==> flow/design.v <==
module command_fsm(
    input wire clk,
    input wire reset,
    input wire init_done,
    input wire read_req,
    input wire write_req,
    input wire refresh_req,
    input wire [13:0] row_addr,
    input wire [9:0]  col_addr,
    input wire [2:0]  bank_addr,
    input wire tRCD_done,
    input wire tRP_done,
    input wire tRAS_done,
    input wire tRFC_done,
    input wire tWR_done,
    input wire tWTR_done,
    input wire tRTP_done,
    output reg activate_issued,
    output reg read_issued,
    output reg write_issued,
    output reg precharge_issued,
    output reg refresh_issued,
    output reg cas_n,
    output reg ras_n,
    output reg we_n,
    output reg cs_n,
    output reg [13:0] addr,
    output reg [2:0] ba,
    output reg cmd_valid
);
    parameter IDLE      = 3'b000;
    parameter ACTIVATE  = 3'b001;
    parameter READ      = 3'b010;
    parameter WRITE     = 3'b011;
    parameter PRECHARGE = 3'b100;
    parameter REFRESH   = 3'b101;
reg [2:0] state, next_state;
always @(posedge clk or posedge reset) begin
    if (reset) begin
        state <= IDLE;
    end else begin
        state <= next_state;
    end
end
assign bus_idle = (state == IDLE || state == PRECHARGE_DONE) &&
                  !tRCD_running &&
                  !tWR_running &&
                  !tRFC_running &&
                  !tRP_running &&
                  !read_pending &&
                  !write_pending;
always @(*) begin
    cas_n = 1'b1;
    ras_n = 1'b1;
    we_n = 1'b1;
    cs_n = 1'b1;
    addr = 14'b0;
    ba = 3'b0;
    cmd_valid = 1'b0;
    next_state = state;
    activate_issued = 1'b0;
    read_issued     = 1'b0;
    write_issued    = 1'b0;
    refresh_issued  = 1'b0;
    precharge_issued = 1'b0;
    case (state)
        IDLE: begin
            if (init_done) begin
                if (refresh_req) begin
                    next_state = REFRESH;
                end else if (read_req || write_req) begin
                    next_state = ACTIVATE;
                end
            end
        end
        ACTIVATE: begin
            activate_issued = 1'b1;
            cas_n = 1'b1; 
            ras_n = 1'b0;
            we_n = 1'b1;
            cs_n = 1'b0;
            addr = row_addr;
            ba = bank_addr;
            cmd_valid = 1'b1;
            if (tRCD_done) begin
                if (read_req) begin
                    next_state = READ;
                end
                else if (write_req) begin
                    next_state = WRITE;
                end
            end
        end
        READ: begin
            read_issued = 1'b1;
            cas_n = 1'b0;
            ras_n = 1'b1;
            we_n = 1'b1;
            cs_n = 1'b0;
            addr = {4'b0, col_addr};
            ba = bank_addr;
            cmd_valid = 1'b1;
            if(tRTP_done) begin 
            next_state = PRECHARGE;
            end
        end
        WRITE: begin
            write_issued = 1'b1;
            cas_n = 1'b0;
            ras_n = 1'b1;
            we_n = 1'b0;
            cs_n = 1'b0;
            addr = {4'b0, col_addr};
            ba = bank_addr;
            cmd_valid = 1'b1;
            if (tWR_done && tWTR_done) begin
                next_state = PRECHARGE;
            end
        end
        PRECHARGE: begin
            precharge_issued = 1'b1;
            cas_n = 1'b1;
            ras_n = 1'b0;
            we_n = 1'b0;
            cs_n = 1'b0;
            addr = 14'b0;  
            ba = 3'b0;
            cmd_valid = 1'b1;
            if (tRP_done) begin
                next_state = IDLE;
            end
        end
        REFRESH: begin
            refresh_issued = 1'b1;
            cas_n = 1'b0;
            ras_n = 1'b0;
            we_n = 1'b1;
            cs_n = 1'b0;
            addr = 14'b0;
            ba = 3'b0;
            cmd_valid = 1'b1;
            if (tRFC_done) begin
                next_state = IDLE;
            end
        end
        default: begin
            next_state = IDLE;
        end
    endcase
end
endmodule
# [Tool chain data of command_fsm]
# Tool output for the design above, in the order of the flow.
# Lines are those of the file above, counted from 1.
# Library cell names are shortened.
# A cell with n/a has no value.
[design] top_module="command_fsm" clk_port="clk" lib="sky130hd" pvt_corner="tt_025C_1v80"

# [Word level]
# Source: Yosys, flattened and elaborated, memories not mapped. Widths are those after wreduce. Registers that Yosys merges into a memory's read port (data or address) are not register bits. Print and check cells do not count. Equal cells are merged and count once.
[word_totals] ff_bits=3 inputBits=40 wordCells=47
[op_classes] n_eq=13 mux=23 reduce_logical=10
[op_table] operator="2-to-1 mux 3 bit" n=11
[op_table] operator="case mux 14 bit (select 2 bit)" n=1
[op_table] operator="case mux 3 bit (select 6 bit)" n=1
[op_table] operator="!= test 2 bit with constant B" n=6
[op_table] operator="2-to-1 mux 1 bit" n=10
[op_table] operator="OR reduction 3 bit" n=3
[op_table] operator="AND reduction 8 bit" n=1
[op_table] operator="equality test 3 x 2 -> 1 bit with constant B" n=2
[op_table] operator="equality test 3 bit with constant B" n=2
[op_table] operator="!= test 3 bit with constant B" n=2
[op_table] operator="OR reduction 5 bit" n=1
[op_table] operator="OR reduction 2 bit" n=2
[op_table] operator="equality test 3 x 1 -> 1 bit with constant B" n=1
[op_table] operator="zero test 3 bit" n=1
[op_table] operator="logical AND 1 bit" n=1
[op_table] operator="logical OR 1 bit" n=1

# [Logic depth]
# Yosys ltp: most cells in a row. Word level: on the elaborated netlist, between registers, memories and ports. Mapped: between sequential cells and ports; inverters and the memories' decode and read muxes count.
[logic_depth] depth_word=5 abc_area=0 mapped_depth=4 mapped_depth_nobuf=2

# [Netlist]
# Yosys stat after the flow's synthesis: flattened, memories mapped to cells. It holds for the ABC_AREA given above (unset counts as 0); a run with the other value may have another netlist.
# Totals and module areas in this step are rounded.
[types] cell_type="dfrtp_1" n=5
[types] cell_type="a22o_1" n=10
[types] cell_type="dfstp_2" n=1
[types] cell_type="and2_1" n=4
[types] cell_type="nor2b_1" n=4
[types] cell_type="nand3_1" n=4
[types] cell_type="nand2_1" n=4
[types] cell_type="o21ai_0" n=3
[types] cell_type="nand2b_1" n=2
[types] cell_type="buf_6" n=1
[types] cell_type="inv_1" n=3
[types] cell_type="nor2_1" n=3
[types] cell_type="a32o_1" n=1
[types] cell_type="buf_2" n=2
[types] cell_type="nor3_2" n=1
[types] cell_type="or4b_1" n=1
[types] cell_type="o2bb2ai_1" n=1
[types] cell_type="or2_4" n=1
# Other cell types: 5; their cells: 5.
[mapped] cell_count=56 area_um2=477 seqArea_um2=151 ff_cells=6

# [Path before layout]
# Source: OpenSTA report_checks on the synthesized netlist (no wires, ideal clock, input and output delay 20% of the period each), path of least setup slack; recovery checks are left aside. Register names are those of the netlist, which keeps one name where synthesis merged equal registers.
[synth_timing] kind="register to output" from="register state" to="output port cs_n" tclk_ps=1550 output_delay_ps=310 launch_ps=0 arrival_ps=1069 path_slack_ps=171 path_delay_ps=1069 path_stages=4 n_path_buf=1 synth_period_reached_ps=1379
# "path_delay_ps" is the arrival time less input delay plus setup time.
# At an output port there is no setup time.
# "path_stages": output pins that drive a net of the path, with the launching flip-flop's if there is one; two outputs of one cell count as two.
# "synth_period_reached_ps" = period - worst setup slack (recovery checks aside). The figure is calculated, with input and output delays left at 20% of the set period.
# Where an end lacks its bit number, it is one bit of the signal, or one of the new flip-flops if synthesis recoded a state register.
# Between the ends stands the longest chain of elaborated cells between them, by number of cells; it is not shown to be the way that was timed. Of several equally long chains one is given.
# A line is the first line of the expression or statement that the cell stems from. Yosys adds cells for indexed reads and writes and turns some case tables into memories.
[synth_via] cell_sequence="dfrtp_1 > buf_2 > nor3_2 > and2b_1" elab_chain_cells=3
[synth_rtl] element="from (decl)" line=37 text="reg [2:0] state, next_state;"
[synth_rtl] element="from (assign)" line=40 text="state <= IDLE;"
[synth_rtl] element="from (assign)" line=42 text="state <= next_state;"
[synth_rtl] element="equality test 3 bit" line=66 text="case (state)"
[synth_rtl] element="OR reduction 5 bit"
[synth_rtl] element="2-to-1 mux 1 bit" line=66
[synth_rtl] element="to (decl)" line=26 text="output reg cs_n,"
# Some nets on the timed path still bear RTL names; the line given drives or declares the net.
[synth_nets] net="ras_n" line=66

Ticket comment

Below are 2 stored runs of the flow (Yosys, OpenROAD; platform sky130hd) on command_fsm, each with its settings, unordered. Constraints: input delay and output delay 20% of the set period each, output load 0.01 pF.

[flow] stored run 1: files
==> flow/run.sh <==
#!/bin/bash
# the make line also repeats the synthesis and layout settings of config.mk as NAME=value (left out here)
make -C /OpenROAD-flow-scripts/flow DESIGN_CONFIG=/design/flow/config.mk WORK_HOME=/design/flow/orfs CLKGATE_MAP_FILE= finish
==> flow/config.mk <==
export PLATFORM = sky130hd
export DESIGN_NAME = command_fsm
export DESIGN_NICKNAME = command_fsm
export VERILOG_FILES = /design/flow/design.v
export SDC_FILE = /design/flow/constraint.sdc
export NUM_CORES = 4
export LEC_CHECK = 0
export CAP_MARGIN = 20
export CORE_MARGIN = 2
export CORE_UTILIZATION = 40
export SLEW_MARGIN = 20
==> flow/constraint.sdc <==
create_clock -name core_clock -period 1.38 [get_ports {clk}]
set_input_delay 0.2760 -clock core_clock [delete_from_list [all_inputs] [get_ports {clk}]]
set_output_delay 0.2760 -clock core_clock [all_outputs]
set_load 0.01 [all_outputs]

[flow] stored run 1: incomplete, placement halted on GPL-0301

[flow] stored run 2: files
==> flow/run.sh <==
#!/bin/bash
# the make line also repeats the synthesis and layout settings of config.mk as NAME=value (left out here)
make -C /OpenROAD-flow-scripts/flow DESIGN_CONFIG=/design/flow/config.mk WORK_HOME=/design/flow/orfs CLKGATE_MAP_FILE= finish
==> flow/config.mk <==
export PLATFORM = sky130hd
export DESIGN_NAME = command_fsm
export DESIGN_NICKNAME = command_fsm
export VERILOG_FILES = /design/flow/design.v
export SDC_FILE = /design/flow/constraint.sdc
export NUM_CORES = 4
export LEC_CHECK = 0
export CAP_MARGIN = 20
export CELL_PAD_IN_SITES_GLOBAL_PLACEMENT = 2
export CORE_ASPECT_RATIO = 1.79
export CORE_MARGIN = 4
export CORE_UTILIZATION = 48
export GPL_ROUTABILITY_DRIVEN = 1
export GPL_TIMING_DRIVEN = 0
export MAX_ROUTING_LAYER = met4
export PLACE_DENSITY = 0.59
export SLEW_MARGIN = 20
export TNS_END_PERCENT = 60
==> flow/constraint.sdc <==
create_clock -name core_clock -period 1.39 [get_ports {clk}]
set_input_delay 0.2780 -clock core_clock [delete_from_list [all_inputs] [get_ports {clk}]]
set_output_delay 0.2780 -clock core_clock [all_outputs]
set_load 0.01 [all_outputs]

[flow] stored run 2: incomplete, floorplanning halted on PDN-0185
